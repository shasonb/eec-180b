==> flow/design.v <==
module counter_memory (
   reset,
   enable,
   divideby,
  clk,
   go
   );
input  reset;     
input  enable; 
input [5:0] divideby; 
input clk;
output reg go;
 reg [9:0]  LEDR;
  reg [5:0] counter;
reg [5:0] total;
reg [5:0] counter_c;
always @(*) begin
    LEDR[9:0] = 10'b0;
    counter_c = counter;
    go = 1'b0;
    total = divideby - 6'b01;
    if (enable) begin
      if(counter_c != total) begin
        counter_c = counter_c + 6'b01;
      end
      else if (counter_c == total) begin
        counter_c = 6'b0;
      end  
      if ((counter_c == 6'b0) && (divideby != 6'b0)) begin
        go = 1'b1;
      end
      if (divideby == 6'b0) begin
        LEDR[9:0] = 10'b1111_1111_11;
        counter_c = 6'b0;
        go = 1'b0;
      end
    end 
   if (reset == 1'b0) begin 
        counter_c = 6'b000000;
  end
end
always@(posedge clk) begin
      counter <= #1 counter_c;
end 
endmodule
# From RTL to reports: counter_memory
# Tool output for the design above, in the order of the flow.
# Lines are those of the file above, counted from 1.
# Library cell names are shortened.
# Not given: --
# inputs
top	counter_memory
clk_port	clk
cell_library	sky130hd
corner	tt_025C_1v80

# Word level
# Yosys after proc, flatten, opt, wreduce and memory -nomap, before mapping. Memory bits, and registers merged into a memory's read port (data or address), are not among the register bits. Print and check cells are not counted. Equal cells are merged and count once.
# bits
reg_bits	6
latch_bits	0
ram_bits	0
rom_bits	0
clocked_rd_ports_x_width	0
mem_count	0
inputBits	9
out_inout_bits	1
word_cells	16
# classes
add_sub_neg	2
mul	0
div_mod_pow	0
n_cmp	0
n_eq	2
n_shift	0
mux	7
logic	0
reduce_and_logical	4
# op_table
cell	n
6-bit two-way mux	4
6-bit zero test	2
6-bit by 1-bit adder with 6-bit output with constant B	1
6-bit by 1-bit subtractor with 6-bit output with constant B	1
6-bit == test	1
6-bit != test	1
6-bit nonzero test	1
1-bit two-way mux	3
1-bit logical AND	1

# Depth
# Longest topological path by Yosys (ltp), each cell counted once; first at word level (registers and memories cut), then after technology mapping (sequential cells cut; the memories' decode and read muxes count).
# depth
word_depth	10
abc_area	0
mapped_depth	7
depth_no_buf	7

# After synthesis
# Yosys stat after the flow's synthesis: flattened, memories mapped to cells. It holds for the ABC_AREA given above (unset counts as 0); a run with the other value may have another netlist.
# mapped
cells	72
synth_area_um2	594.3
seq_area_um2	120.1
flip_flops	6
buffers	3
# types
cell	n	type_area_um2
dfxtp_1	6	120.115
xnor2_1	6	52.55
o21a_1	6	45.043
ha_1	3	37.536
nor2b_1	6	37.536
a2111oi_4	1	27.526
a221oi_1	3	26.275
a211oi_1	3	22.522
nand2_1	5	18.768
nand2b_1	3	18.768
xor2_1	2	17.517
o31ai_1	2	15.014
or2_2	2	12.512
clkbuf_1	3	11.261
inv_1	3	11.261
or3_4	1	11.261
or4_4	1	11.261
nand3_1	2	10.01
# Not listed: further types 12, cells in them 14.

# Worst setup path after synthesis
# Path of least setup slack by OpenSTA after synthesis, without wires, with an ideal clock, recovery checks aside; 20% of the period is set as input and as output delay. Where synthesis merged equal registers, the netlist keeps one of their names.
# synth_path
path_type	input to output
from	input divideby[2]
to	output go
clock_period_ns	3.12
in_delay_ns	0.624
out_delay_ns	0.624
t_first_pin_ns	0.624
arrival_time_ns	2.282
required_time_ns	2.496
slack_ns	0.214
delay_ns	1.658
stages	5
n_path_buf	0
synth_period_reached_ns	2.906
# "delay_ns" = arrival - input delay + setup time.
# A path that ends at an output port has no setup time.
# "stages": output pins that drive a net of the path, with the launching flip-flop's if there is one; two outputs of one cell count as two.
# "synth_period_reached_ns" = period - worst setup slack (recovery checks aside). The figure is calculated, with input and output delays left at 20% of the set period.
# Between the ends stands the longest chain of elaborated cells between them, by number of cells; it is not shown to be the way that was timed. Of several equally long chains one is given.
# A line is the first line of the expression or statement that the cell stems from. Yosys adds cells for indexed reads and writes and turns some case tables into memories.
# synth_between
path_cell_list	or3_4 -> or4_4 -> a2111oi_4 -> nand2_1 -> a21oi_1
elab_chain_cells	10
cells_between	13
lines_between	6
classes_between	add/sub (1); eq/ne (2); mux (6); reduce/logical (4)
# synth_lines
item	line	rtl
from (decl)	10	input [5:0] divideby;
6-bit by 1-bit subtractor with 6-bit output	21	total = divideby - 6'b01;
6-bit == test	26	else if (counter_c == total) begin
6-bit two-way mux	26
6-bit two-way mux	23	if(counter_c != total) begin
6-bit two-way mux	22	if (enable) begin
6-bit zero test	29	if ((counter_c == 6'b0) && (divideby != 6'b0)) begin
1-bit logical AND	29
1-bit two-way mux	29
1-bit two-way mux	32	if (divideby == 6'b0) begin
1-bit two-way mux	22
to (decl)	12	output reg go;

# Worst path after layout
# From the final timing report of flow run A: the path of least setup slack in the routed layout; clock arrival at registers is part of the times.
# layout_path
path_type	input to output
from	input divideby[4]
to	output go
clock_period_ns	3.25
in_delay_ns	0.65
out_delay_ns	0.65
t_first_pin_ns	0.65
arrival_time_ns	2.54
required_time_ns	2.60
slack_ns	0.06
stages	7
n_path_buf	2
# Between the ends stands the longest chain of elaborated cells between them, by number of cells; it is not shown to be the way that was timed. Of several equally long chains one is given.
# layout_between
path_cell_list	dlygate4sd2_1 -> or3_4 -> or4_4 -> a2111oi_4 -> nand2_1 -> a21oi_2 -> buf_2
elab_chain_cells	10
cells_between	13
lines_between	6
classes_between	add/sub (1); eq/ne (2); mux (6); reduce/logical (4)
# layout_lines
item	line	rtl
from (decl)	10	input [5:0] divideby;
6-bit by 1-bit subtractor with 6-bit output	21	total = divideby - 6'b01;
6-bit == test	26	else if (counter_c == total) begin
6-bit two-way mux	26
6-bit two-way mux	23	if(counter_c != total) begin
6-bit two-way mux	22	if (enable) begin
6-bit zero test	29	if ((counter_c == 6'b0) && (divideby != 6'b0)) begin
1-bit logical AND	29
1-bit two-way mux	29
1-bit two-way mux	32	if (divideby == 6'b0) begin
1-bit two-way mux	22
to (decl)	12	output reg go;

# Top module counter_memory; platform sky130hd; tools Yosys and OpenROAD; 2 stored runs in no particular order. Input and output delays are each 20% of the period that was set; the output load is 0.01 pF.
# "achievedPeriod_ns" means the clock period less the worst setup slack. The figure is calculated, with input and output delays left at 20% of the set period.
# By "worst_path_ns" is meant the share of the clock period that the worst setup path is allowed (20% is reserved at inputs, 20% at outputs), minus its slack. Clock arrival times at its registers enter into it.
# "total_power_mw" rests on the timing tool's default activity at the inputs, not on a simulated workload.
# A setting shown as -- is not set for that run.
stored run	period_ns	CORE_UTILIZATION	CAP_MARGIN	CORE_MARGIN	SLEW_MARGIN	PLACE_DENSITY_LB_ADDON	ABC_AREA	GPL_TIMING_DRIVEN	GPL_ROUTABILITY_DRIVEN	CTS_CLUSTER_SIZE	CTS_CLUSTER_DIAMETER	MAX_ROUTING_LAYER	worst_path_ns	path_kind	total_die_area_um2	post_synth_area_um2	achievedPeriod_ns	worst_setup_slack_ns	final_cell_area_um2	total_power_mw
flow run A	3.25	28	20	2	20	--	--	--	--	--	--	--	1.89	input to output	2507.0	594.3	3.193	0.057	844.6	0.2145
flow run B	3.13	31	20	2	25	0.03	1	1	1	15	228	met4	1.59	input to output	2415.2	631.9	2.846	0.284	870.8	0.2253
